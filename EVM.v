==> flow/design.v <==
module EVM(
    input clk,
    input reset,
    input mode,                    
    input [3:0] candid_button,
    output reg [3:0] vot_logged,
    output reg valid_vote,
    output reg invalid_vote,
    output reg [7:0] display_out   
);
    integer i;
    reg [2:0] button_count;
    reg [7:0] counter_candid1, counter_candid2, counter_candid3, counter_candid4,counter_total_valid,counter_total_Invalid;
    reg [3:0] candid_button_prev;
    always @(posedge clk or posedge reset) begin
        if (reset) begin
            vot_logged      <= 4'b0000;
            valid_vote      <= 0;
            invalid_vote    <= 0;
            counter_candid1 <= 0;
            counter_candid2 <= 0;
            counter_candid3 <= 0;
            counter_candid4 <= 0;
            counter_total_valid <= 0;
            counter_total_Invalid <= 0;
            display_out     <= 8'b00000000;
            candid_button_prev <= 4'b0000;
        end else begin
            if (mode == 0) begin
                button_count = 0;
                for (i = 0; i < 4; i = i + 1) begin
                    if (candid_button[i])
                        button_count = button_count + 1;
                end
                if (button_count == 1) begin
                counter_total_valid <= counter_total_valid + 1;
                    case (candid_button)
                        4'b0001: if (~candid_button_prev[0] & candid_button[0]) begin vot_logged <= 4'b0001; counter_candid1 <= counter_candid1 + 1; end
                        4'b0010: if (~candid_button_prev[1] & candid_button[1]) begin vot_logged <= 4'b0010; counter_candid2 <= counter_candid2 + 1; end
                        4'b0100: if (~candid_button_prev[2] & candid_button[2]) begin vot_logged <= 4'b0100; counter_candid3 <= counter_candid3 + 1; end
                        4'b1000: if (~candid_button_prev[3] & candid_button[3]) begin vot_logged <= 4'b1000; counter_candid4 <= counter_candid4 + 1; end
                        default: vot_logged <= 4'b0000;
                    endcase
                    valid_vote   <= 1;
                    invalid_vote <= 0;
                end else begin
                    vot_logged   <= 4'b0000;
                    valid_vote   <= 0;
                    invalid_vote <= (button_count > 1) ? 1 : 0;
                    if(invalid_vote)counter_total_Invalid <= counter_total_Invalid + 1;
                end
                display_out <= 8'b00000000;
            end else begin
                case (candid_button)
                    4'b1001: display_out <= counter_total_valid;
                    4'b1010: display_out <= counter_total_Invalid;
                    4'b0001: display_out <= counter_candid1;
                    4'b0010: display_out <= counter_candid2;
                    4'b0100: display_out <= counter_candid3;
                    4'b1000: display_out <= counter_candid4;
                    default: display_out <= 8'b00000000;  
                endcase
                valid_vote   <= 0;
                invalid_vote <= 0;
                vot_logged   <= 4'b0000;
            end
            candid_button_prev <= candid_button;
        end
    end
endmodule
Reports on EVM
What the tools print for EVM, step after step.
Lines are those of the file above, counted from 1.
{ "setup": {"design": "EVM", "clk_port": "clk", "library": "sky130hd", "corner": "tt_025C_1v80"} }

Elaborated design
Yosys after proc, flatten, opt, wreduce and memory -nomap, before mapping. Memory bits, and registers merged into a memory's read port (data or address), are not among the register bits. Print and check cells are not counted. Equal cells are merged and count once.
{ "bits": {"memories": 0, "ramBits": 0, "clocked_rd_ports_x_width": 0, "latchBits": 0, "mem_bits_ro": 0, "input_bits": 7, "register_bits": 66} }
{ "classes": {"reduce_and_logical": 7, "addsub": 9, "n_logic": 10, "n_mul": 0, "shifts": 0, "mux": 22, "n_div": 0, "equal": 11, "n_cmp": 1} }
{ "ops": {"columns": ["operator", "n"], "rows": [
  ["adder 8 x 1 -> 8 bit with constant B", 6],
  ["parallel mux 8 bit (select 6 bit)", 1],
  ["2-to-1 mux 4 bit", 6],
  ["2-to-1 mux 3 bit", 7],
  ["AND reduction 4 bit", 5],
  ["inequality test 4 bit with constant B", 4],
  ["parallel mux 4 bit (select 4 bit)", 1],
  ["equality test 4 bit with constant B", 3],
  ["adder 3 x 1 -> 3 bit with constant B", 3],
  ["2-to-1 mux 8 bit", 1],
  ["inverter 1 bit", 6],
  ["2-to-1 mux 1 bit", 6],
  ["AND 1 bit", 4],
  ["equality test 4 x 1 -> 1 bit with constant B", 1],
  ["equality test 4 x 2 -> 1 bit with constant B", 1],
  ["equality test 4 x 3 -> 1 bit with constant B", 1],
  ["> comparator 3 x 1 -> 1 bit with constant B", 1],
  ["equality test 3 x 1 -> 1 bit with constant B", 1],
  ["AND reduction 3 bit", 1],
  ["AND reduction 2 bit", 1]
]} }

Longest topological paths
Yosys ltp: most cells in a row. Word level: on the elaborated netlist, between registers, memories and ports. Mapped: between sequential cells and ports; inverters and the memories' decode and read muxes count.
{ "depth": {"word_depth": 15, "ABC_AREA": 0, "ltp_mapped": 10, "depth_no_buf": 8} }

Mapped cells and area
The flow's flattened synthesis, as Yosys stat reports it; memories are mapped. The netlist is that of the ABC_AREA named above (0 if unset); the other value can give another one.
Totals and module areas in this step are rounded.
{ "synth_totals": {"yosys_area_um2": 3400, "cell_count": 304, "seqArea_um2": 1700, "ff_cells": 66, "buf_cells": 14} }
{ "types": {"columns": ["cell", "n", "type_area_um2"], "rows": [
  ["sky130_fd_sc_hd__dfrtp_1", 66, 1.65E+03],
  ["sky130_fd_sc_hd__xnor2_1", 27, 236.477],
  ["sky130_fd_sc_hd__ha_1", 12, 150.144],
  ["sky130_fd_sc_hd__xor2_1", 16, 140.134],
  ["sky130_fd_sc_hd__nand4_1", 16, 100.096],
  ["sky130_fd_sc_hd__nand2_1", 23, 86.333],
  ["sky130_fd_sc_hd__mux2_2", 7, 78.826],
  ["sky130_fd_sc_hd__nor2_1", 18, 67.565],
  ["sky130_fd_sc_hd__nor4_2", 5, 62.56],
  ["sky130_fd_sc_hd__nand3_1", 12, 60.058],
  ["sky130_fd_sc_hd__a22o_1", 6, 52.55],
  ["sky130_fd_sc_hd__a311oi_4", 2, 52.55],
  ["sky130_fd_sc_hd__a21oi_1", 10, 50.048],
  ["sky130_fd_sc_hd__nor2b_1", 8, 50.048],
  ["sky130_fd_sc_hd__a22oi_1", 6, 45.043],
  ["sky130_fd_sc_hd__and3_1", 7, 43.792],
  ["sky130_fd_sc_hd__a222oi_1", 4, 40.038],
  ["sky130_fd_sc_hd__mux2_1", 3, 33.782]
]} }
Other cell types: 27; their cells: 56.

Timing after synthesis
Path of least setup slack by OpenSTA after synthesis, without wires, with an ideal clock, recovery checks aside; 20% of the period is set as input and as output delay. Where synthesis merged equal registers, the netlist keeps one of their names.
{ "synth_timing": {"path_type": "in2reg", "start": "in candid_button[0]", "end": "reg counter_candid1[1]", "clock_period_ns": 4.84, "path_buffers": 2, "path_stages": 9, "t_first_pin_ns": 0.968, "required_time_ns": 4.712, "path_delay_ns": 1.967, "setup_ns": 0.128, "arrival_ns": 2.807, "setup_slack_ns": 1.905, "synth_period_reached_ns": 2.935} }
"path_delay_ns" = arrival - input delay + setup time.
"path_stages" counts driving pins, that of a launching flip-flop among them; a cell with two outputs on the path counts twice.
"synth_period_reached_ns" = period - worst setup slack (recovery checks aside). The figure is calculated, with input and output delays left at 20% of the set period.
The rows between start and end are the longest chain of elaborated cells between them; the timing report does not say that the signal goes this way. Where chains are equally long, one stands for them.
Each line given opens the expression or statement behind the cell; cells for indexed reads and writes are added by Yosys, which also makes memories of some case tables.
{ "synth_via": {"cell_sequence": "sky130_fd_sc_hd__inv_1 sky130_fd_sc_hd__ha_1 sky130_fd_sc_hd__buf_6 sky130_fd_sc_hd__and3_4 sky130_fd_sc_hd__a311oi_4 sky130_fd_sc_hd__nand4_2 sky130_fd_sc_hd__buf_6 sky130_fd_sc_hd__nor2_1 sky130_fd_sc_hd__mux2_1", "elab_chain_cells": 13} }
{ "synth_lines": {"columns": ["item", "line_no", "text"], "rows": [
  ["start: declaration", 5, "input [3:0] candid_button,"],
  ["2-to-1 mux 1 bit", 32, "if (candid_button[i])"],
  ["2-to-1 mux 3 bit", 29, "if (mode == 0) begin"],
  ["adder 3 x 1 -> 3 bit", 33, "button_count = button_count + 1;"],
  ["2-to-1 mux 3 bit", 32, null],
  ["2-to-1 mux 3 bit", 29, null],
  ["adder 3 x 1 -> 3 bit", 33, null],
  ["2-to-1 mux 3 bit", 32, null],
  ["2-to-1 mux 3 bit", 29, null],
  ["adder 3 x 1 -> 3 bit", 33, null],
  ["2-to-1 mux 3 bit", 32, null],
  ["2-to-1 mux 3 bit", 29, null],
  ["equality test 3 x 1 -> 1 bit", 35, "if (button_count == 1) begin"],
  ["AND reduction 4 bit", null, null],
  ["end: assignment", 20, "counter_candid1 <= 0;"],
  ["end: assignment", 38, "4'b0001: if (~candid_button_prev[0] & candid_button[0]) begin vot_logged <= 4'b0001; counter_candid1 <= counte ..."],
  ["end: declaration", 13, "reg [7:0] counter_candid1, counter_candid2, counter_candid3, counter_candid4,counter_total_valid,counter_total ..."]
]} }

Timing after layout
From the final timing report of record 1: the path of least setup slack in the routed layout; clock arrival at registers is part of the times.
{ "layout_timing": {"path_type": "in2reg", "start": "in candid_button[0]", "end": "reg counter_candid4[1]", "t_first_pin_ns": 0.84, "path_buffers": 2, "clock_period_ns": 4.19, "path_stages": 10, "setup_ns": 0.11, "setup_slack_ns": 0.84, "arrival_ns": 3.57, "required_time_ns": 4.41} }
The rows between start and end are the longest chain of elaborated cells between them; the timing report does not say that the signal goes this way. Where chains are equally long, one stands for them.
{ "layout_via": {"cell_sequence": "sky130_fd_sc_hd__clkdlybuf4s50_1 sky130_fd_sc_hd__inv_1 sky130_fd_sc_hd__ha_1 sky130_fd_sc_hd__and3_4 sky130_fd_sc_hd__a311oi_4 sky130_fd_sc_hd__nand4_2 sky130_fd_sc_hd__inv_2 sky130_fd_sc_hd__buf_4 sky130_fd_sc_hd__nand2_1 sky130_fd_sc_hd__mux2_2", "elab_chain_cells": 13} }
{ "layout_lines": {"columns": ["item", "line_no", "text"], "rows": [
  ["start: declaration", 5, "input [3:0] candid_button,"],
  ["2-to-1 mux 1 bit", 32, "if (candid_button[i])"],
  ["2-to-1 mux 3 bit", 29, "if (mode == 0) begin"],
  ["adder 3 x 1 -> 3 bit", 33, "button_count = button_count + 1;"],
  ["2-to-1 mux 3 bit", 32, null],
  ["2-to-1 mux 3 bit", 29, null],
  ["adder 3 x 1 -> 3 bit", 33, null],
  ["2-to-1 mux 3 bit", 32, null],
  ["2-to-1 mux 3 bit", 29, null],
  ["adder 3 x 1 -> 3 bit", 33, null],
  ["2-to-1 mux 3 bit", 32, null],
  ["2-to-1 mux 3 bit", 29, null],
  ["equality test 3 x 1 -> 1 bit", 35, "if (button_count == 1) begin"],
  ["AND reduction 4 bit", null, null],
  ["end: assignment", 23, "counter_candid4 <= 0;"],
  ["end: assignment", 41, "4'b1000: if (~candid_button_prev[3] & candid_button[3]) begin vot_logged <= 4'b1000; counter_candid4 <= counte ..."],
  ["end: declaration", 13, "reg [7:0] counter_candid1, counter_candid2, counter_candid3, counter_candid4,counter_total_valid,counter_total ..."]
]} }

Lab notebook: EVM

Design EVM on sky130hd. What follows are 2 stored runs of the flow, each under its own settings; their order means nothing. The constraints put input and output delay at 20% of the set period each and load the outputs with 0.01 pF.
"period_reached_ns" = clock period - worst setup slack. The figure is calculated, with input and output delays left at 20% of the set period.
"worst_setup_path_time_ns": the worst setup path's part of the clock period (all of it between registers, 20% less for each end at a port) less its slack. A launch clock that arrives late makes it longer, a capture clock that arrives late makes it shorter.
By "power.total_mw" is meant OpenSTA's value without simulated activity: inputs other than the clock are taken to toggle once in ten clock periods, and the tool carries that through the logic.
Measured values are rounded.

Record 1
==> flow/run.sh <==
#!/bin/bash
# the make line also repeats the synthesis and layout settings of config.mk as NAME=value (left out here)
make -C /OpenROAD-flow-scripts/flow DESIGN_CONFIG=/design/flow/config.mk WORK_HOME=/design/flow/orfs CLKGATE_MAP_FILE= finish
==> flow/config.mk <==
export PLATFORM = sky130hd
export DESIGN_NAME = EVM
export DESIGN_NICKNAME = EVM
export VERILOG_FILES = /design/flow/design.v
export SDC_FILE = /design/flow/constraint.sdc
export NUM_CORES = 4
export LEC_CHECK = 0
export CAP_MARGIN = 20
export CELL_PAD_IN_SITES_DETAIL_PLACEMENT = 0
export CORE_MARGIN = 3
export CORE_UTILIZATION = 16
export CTS_CLUSTER_SIZE = 16
export GPL_ROUTABILITY_DRIVEN = 0
export MAX_ROUTING_LAYER = met5
export PLACE_DENSITY_LB_ADDON = 0.3
export SLEW_MARGIN = 20
==> flow/constraint.sdc <==
create_clock -name core_clock -period 4.19 [get_ports {clk}]
set_input_delay 0.8380 -clock core_clock [delete_from_list [all_inputs] [get_ports {clk}]]
set_output_delay 0.8380 -clock core_clock [all_outputs]
set_load 0.01 [all_outputs]

==> results of record 1, as JSON <==
{
  "yosys.chip_area_um2": 3400,
  "dieArea_um2": 23000,
  "ws_setup_ns": 0.84,
  "power.total_mw": 1.6,
  "final_hold_ws_ns": 0.47,
  "period_reached_ns": 3.350,
  "worst_setup_path_time_ns": 2.51,
  "path_kind": "in2reg",
  "tns_ns": 0.000,
  "final_cell_area_um2": 4200,
  "util_frac": 0.2
}

Record 2
==> flow/run.sh <==
#!/bin/bash
# the make line also repeats the synthesis and layout settings of config.mk as NAME=value (left out here)
make -C /OpenROAD-flow-scripts/flow DESIGN_CONFIG=/design/flow/config.mk WORK_HOME=/design/flow/orfs CLKGATE_MAP_FILE= finish
==> flow/config.mk <==
export PLATFORM = sky130hd
export DESIGN_NAME = EVM
export DESIGN_NICKNAME = EVM
export VERILOG_FILES = /design/flow/design.v
export SDC_FILE = /design/flow/constraint.sdc
export NUM_CORES = 4
export LEC_CHECK = 0
export CAP_MARGIN = 15
export CELL_PAD_IN_SITES_DETAIL_PLACEMENT = 1
export CELL_PAD_IN_SITES_GLOBAL_PLACEMENT = 3
export CORE_MARGIN = 2
export CORE_UTILIZATION = 28
export MAX_ROUTING_LAYER = met4
export MIN_ROUTING_LAYER = met2
export PLACE_DENSITY = 0.43
export SETUP_SLACK_MARGIN = -0.0
export SLEW_MARGIN = 20
export TNS_END_PERCENT = 50
==> flow/constraint.sdc <==
create_clock -name core_clock -period 3.38 [get_ports {clk}]
set_input_delay 0.6760 -clock core_clock [delete_from_list [all_inputs] [get_ports {clk}]]
set_output_delay 0.6760 -clock core_clock [all_outputs]
set_load 0.01 [all_outputs]

==> results of record 2, as JSON <==
{
  "yosys.chip_area_um2": 3400,
  "dieArea_um2": 13000,
  "ws_setup_ns": 0.52,
  "power.total_mw": 2.1,
  "final_hold_ws_ns": 0.48,
  "period_reached_ns": 2.858,
  "worst_setup_path_time_ns": 2.18,
  "path_kind": "in2reg",
  "tns_ns": 0.000,
  "final_cell_area_um2": 4200,
  "util_frac": 0.35
}
